==> flow/design.v <==
`timescale 1ns / 1ps
module uart_tx #(parameter dBits = 8, sbTicks = 16) (
input clk, resetn,
input txStart, sTick,
input [dBits-1:0] dataIn,
output reg txDone,
output tx
);
localparam idle = 0, start = 1, data = 2, stop = 3;
reg [1:0] state, stateNext;
reg [3:0] s, sNext;
reg [$clog2(dBits)-1:0] n, nNext;
reg [dBits-1:0] temp, tempNext;
reg txReg, txNext;
always @(posedge clk, negedge resetn)
begin
    if(~resetn)
        begin
            state <= idle;
            s <= 0;
            n <= 0;
            temp <= 0;
            txReg <= 1'b1;
        end
    else
        begin
            state <= stateNext;
            s <= sNext;
            n <= nNext;
            temp <= tempNext;
            txReg <= txNext;
        end
end
always @(*)
begin
    stateNext = state;
    sNext = s;
    nNext = n;
    tempNext = temp;
    txDone = 1'b0;
    case(state)
        idle:
            begin
                txNext = 1'b1;
                if(txStart)
                    begin
                        sNext = 0;
                        tempNext = dataIn;
                        stateNext = start;
                    end
            end
        start:
            begin
                txNext = 1'b0;
                if(sTick)
                    if(s == 15)
                        begin
                            sNext = 0;
                            nNext = 0;
                            stateNext = data;
                        end
                    else
                        sNext = s+1;
             end
        data:
            begin
                txNext = temp[0];
                if(sTick)
                    if(s == 15)
                        begin
                            sNext = 0;
                            tempNext = {1'b0, temp[dBits-1:1]};
                            if(n == dBits-1)
                                stateNext = stop;
                            else
                                nNext = n+1;
                        end
                    else
                        sNext = s+1;
            end
        stop:
            begin
                txNext = 1'b1;
                 if(sTick)
                    if(s == sbTicks-1)
                        begin
                            txDone = 1'b1;
                            stateNext = idle;
                        end
                    else
                        sNext = s+1;
            end
        default:
             stateNext = idle;
    endcase
end
endmodule
From RTL to reports: uart_tx. The steps from the RTL of uart_tx to its reports follow in flow order. Line numbers count from 1 in the design file above. Library cell names are shortened. A cell with -- has no value.

Top: uart_tx. Clock: clk. Library: sky130hd. Corner: tt_025C_1v80.

Word level. Counts by Yosys on the flattened word-level netlist (proc, flatten, opt, wreduce; memories kept). Register bits leave out memories and registers merged into their read ports (data or address). Print and check cells are left out. Cells with the same type and inputs are merged into one.

Elaborated cells: 53. For flip-flop bits (word level) the number is 9. Output and inout bits: 2. The figure for input bits is 12.

The entry for equality and inequality tests reads 16. The figure for bitwise gates (word level) is 1. The figure for muxes and demuxes is 24. The entry for $add $sub $neg reads 2. The entry for reductions and logical operators reads 7.

Operators by type and width (number): != test 2 bit (second input constant) (10); two-way mux 4 bit (5); two-way mux 2 bit (8); two-way mux 3 bit (5); case mux 4 bit (select 3 bit) (1); AND reduction 8 bit (1); case mux 2 bit (select 4 bit) (1); AND reduction 6 bit (1); case mux 3 bit (select 2 bit) (1); equality test 2 bit (second input constant) (2); OR reduction 2 bit (2); adder 4 x 1 -> 4 bit (second input constant) (1); equality test 4 bit (second input constant) (1); AND reduction 4 bit (1); adder 3 x 1 -> 3 bit (second input constant) (1); equality test 3 bit (second input constant) (1); OR reduction 3 bit (1); equality test 2 x 1 -> 1 bit (second input constant) (1); != test 2 x 1 -> 1 bit (second input constant) (1); logical NOT 2 bit (1); case mux 1 bit (select 2 bit) (1); two-way mux 1 bit (2); inverter 1 bit (1).

Longest topological paths. Yosys ltp: most cells in a row. Word level: on the elaborated netlist, between registers, memories and ports. Mapped: between sequential cells and ports; inverters and the memories' decode and read muxes count.

The entry for depth in word-level cells reads 5. The figure for ABC_AREA is 0. Mapped depth: 6. The figure for depth with buffers taken out is 6.

Synthesis result. Source: synth_stat.txt of the flow (Yosys; design flattened, memories mapped). It holds for the ABC_AREA given above (unset counts as 0); a run with the other value may have another netlist.

For area of sequential cells the number is 276.5 um^2. Under buffer cells stands 1. The figure for cells in the netlist is 58. Flip-flops: 11. For mapped area the number is 608.1 um^2.

Cell types: dfrtp_1 (number 10, area in all 250.24 um^2); a22o_1 (number 5, area in all 43.792 um^2); ha_1 (number 3, area in all 37.536 um^2); nand2_1 (number 9, area in all 33.782 um^2); dfstp_2 (number 1, area in all 26.275 um^2); o21ai_0 (number 5, area in all 25.024 um^2); nor3_4 (number 1, area in all 16.266 um^2); nand2b_1 (number 2, area in all 12.512 um^2); nand4_2 (number 1, area in all 12.512 um^2); o211ai_2 (number 1, area in all 12.512 um^2); and3_4 (number 1, area in all 11.261 um^2); mux2_2 (number 1, area in all 11.261 um^2); a22o_2 (number 1, area in all 10.01 um^2); a41o_1 (number 1, area in all 10.01 um^2); nand3_1 (number 2, area in all 10.01 um^2); a2bb2oi_1 (number 1, area in all 8.758 um^2); and4_1 (number 1, area in all 8.758 um^2); o41ai_1 (number 1, area in all 8.758 um^2).

Not listed: further types 10, cells in them 11.

Worst setup path after synthesis. Source: OpenSTA report_checks on the synthesized netlist (no wires, ideal clock, input and output delay 20% of the period each), path of least setup slack; recovery checks are left aside. Register names are those of the netlist, which keeps one name where synthesis merged equal registers.

Path type: register to register. From: reg s[0]. To: reg n[0]. For delay of the path the number is 1549 ps. Setup time: 121 ps. Required time: 2449 ps. The entry for arrival reads 1428 ps. For clock period the number is 2570 ps. The figure for setup slack is 1021 ps. The entry for time at the first pin reads 0 ps. Stages on the path: 6. The entry for synthesis period reached reads 1549 ps.

"delay of the path" is the arrival time less input delay plus setup time. "stages on the path" counts driving pins, that of a launching flip-flop among them; a cell with two outputs on the path counts twice. "synthesis period reached" is the clock period less the worst setup slack; recovery checks do not enter. This is arithmetic on one report: input and output delays are still those of the set period (20% each). Between the ends stands the longest chain of elaborated cells between them, by number of cells; it is not shown to be the way that was timed. Of several equally long chains one is given. A line is the first line of the expression or statement that the cell stems from. Yosys adds cells for indexed reads and writes and turns some case tables into memories.

Cells stage by stage: dfrtp_1 > ha_1 > and4_1 > and3_4 > mux2_2 > a22o_1. Length of the longest elaborated chain: 4. Elaborated cells between the ends (all ways): 9.

Ends and longest elaborated chain, after synthesis: start, declared (line 11) `reg [3:0] s, sNext;`; start, assigned (line 20) `s <= 0;`; start, assigned (line 28) `s <= sNext;`; equality test 4 bit (line 69) `if(s == 15)`; two-way mux 3 bit (line 69); two-way mux 3 bit (line 68) `if(sTick)`; case mux 3 bit (select 2 bit) (line 41) `case(state)`; end, assigned (line 21) `n <= 0;`; end, assigned (line 29) `n <= nNext;`; end, declared (line 12) `reg [$clog2(dBits)-1:0] n, nNext;`.

Path in the finished layout. From the final timing report of run 1: the path of least setup slack in the routed layout; clock arrival at registers is part of the times. The path's times are printed in steps of 10 ps; the period is the one set.

Path type: register to register. From: reg n[1]. To: reg n[0]. The entry for arrival reads 1640 ps. The figure for setup slack is 60 ps. Required time: 1700 ps. Stages on the path: 7. For clock period the number is 1540 ps. The entry for time at the first pin reads 270 ps. Setup time: 110 ps.

Between the ends stands the longest chain of elaborated cells between them, by number of cells; it is not shown to be the way that was timed. Of several equally long chains one is given.

Cells stage by stage: dfrtp_1 > ha_2 > ha_4 > nand2_4 > and3_4 > mux2_2 > a22o_1. Length of the longest elaborated chain: 5. Elaborated cells between the ends (all ways): 7. RTL lines with such cells: 4.

Ends and longest elaborated chain, post-layout: start, declared (line 12) `reg [$clog2(dBits)-1:0] n, nNext;`; start, assigned (line 21) `n <= 0;`; start, assigned (line 29) `n <= nNext;`; equality test 3 bit (line 73) `if(n == dBits-1)`; two-way mux 3 bit (line 73); two-way mux 3 bit (line 69) `if(s == 15)`; two-way mux 3 bit (line 68) `if(sTick)`; case mux 3 bit (select 2 bit) (line 41) `case(state)`; end, assigned (line 21); end, assigned (line 29); end, declared (line 12).

Subject: uart_tx on sky130hd, stored results

Hello all,

Measured results for uart_tx: 2 stored runs of the Yosys and OpenROAD flow on sky130hd. The settings differ; the order carries no meaning. The constraints put input and output delay at 20% of the set period each and load the outputs with 0.01 pF. "clock period reached" means the clock period less the worst setup slack. The figure is calculated, with input and output delays left at 20% of the set period. "critical path time": the worst setup path's part of the clock period (all of it between registers, 20% less for each end at a port) less its slack. A launch clock that arrives late makes it longer, a capture clock that arrives late makes it shorter. "total power after layout": no workload was simulated; the value follows from the tool's default switching activity. "critical path time" is known to 10 ps.

Run 1 has these settings: period_ns 1.54; SETUP_SLACK_MARGIN 0.25; CAP_MARGIN 20; CORE_MARGIN 2; CORE_UTILIZATION 40; SLEW_MARGIN 20. For the total power after layout the run shows 0.5085 mW. The critical path time reads 1480 ps. Critical path kind: register to register. For the lowest setup slack the run shows 62 ps. For the mapped cell area after synthesis the run shows 608.1 um^2. The utilization of the finished layout reads 0.635. The die area is 1848.1 um^2. For the standard-cell area after layout the run shows 934.6 um^2. For the clock period reached the run shows 1478 ps. The total negative setup slack comes to 0 ps.

Run 2 has these settings: period_ns 2.24; CORE_UTILIZATION 70; SETUP_SLACK_MARGIN 0.09; PLACE_DENSITY_LB_ADDON 0.19; CELL_PAD_IN_SITES_GLOBAL_PLACEMENT 0; CTS_CLUSTER_SIZE 66; SLEW_MARGIN 20; MIN_ROUTING_LAYER met1; MAX_ROUTING_LAYER met5; CAP_MARGIN 20; CORE_MARGIN 2. Outcome: stopped before the end: floorplanning reported PDN-0185.

Thanks
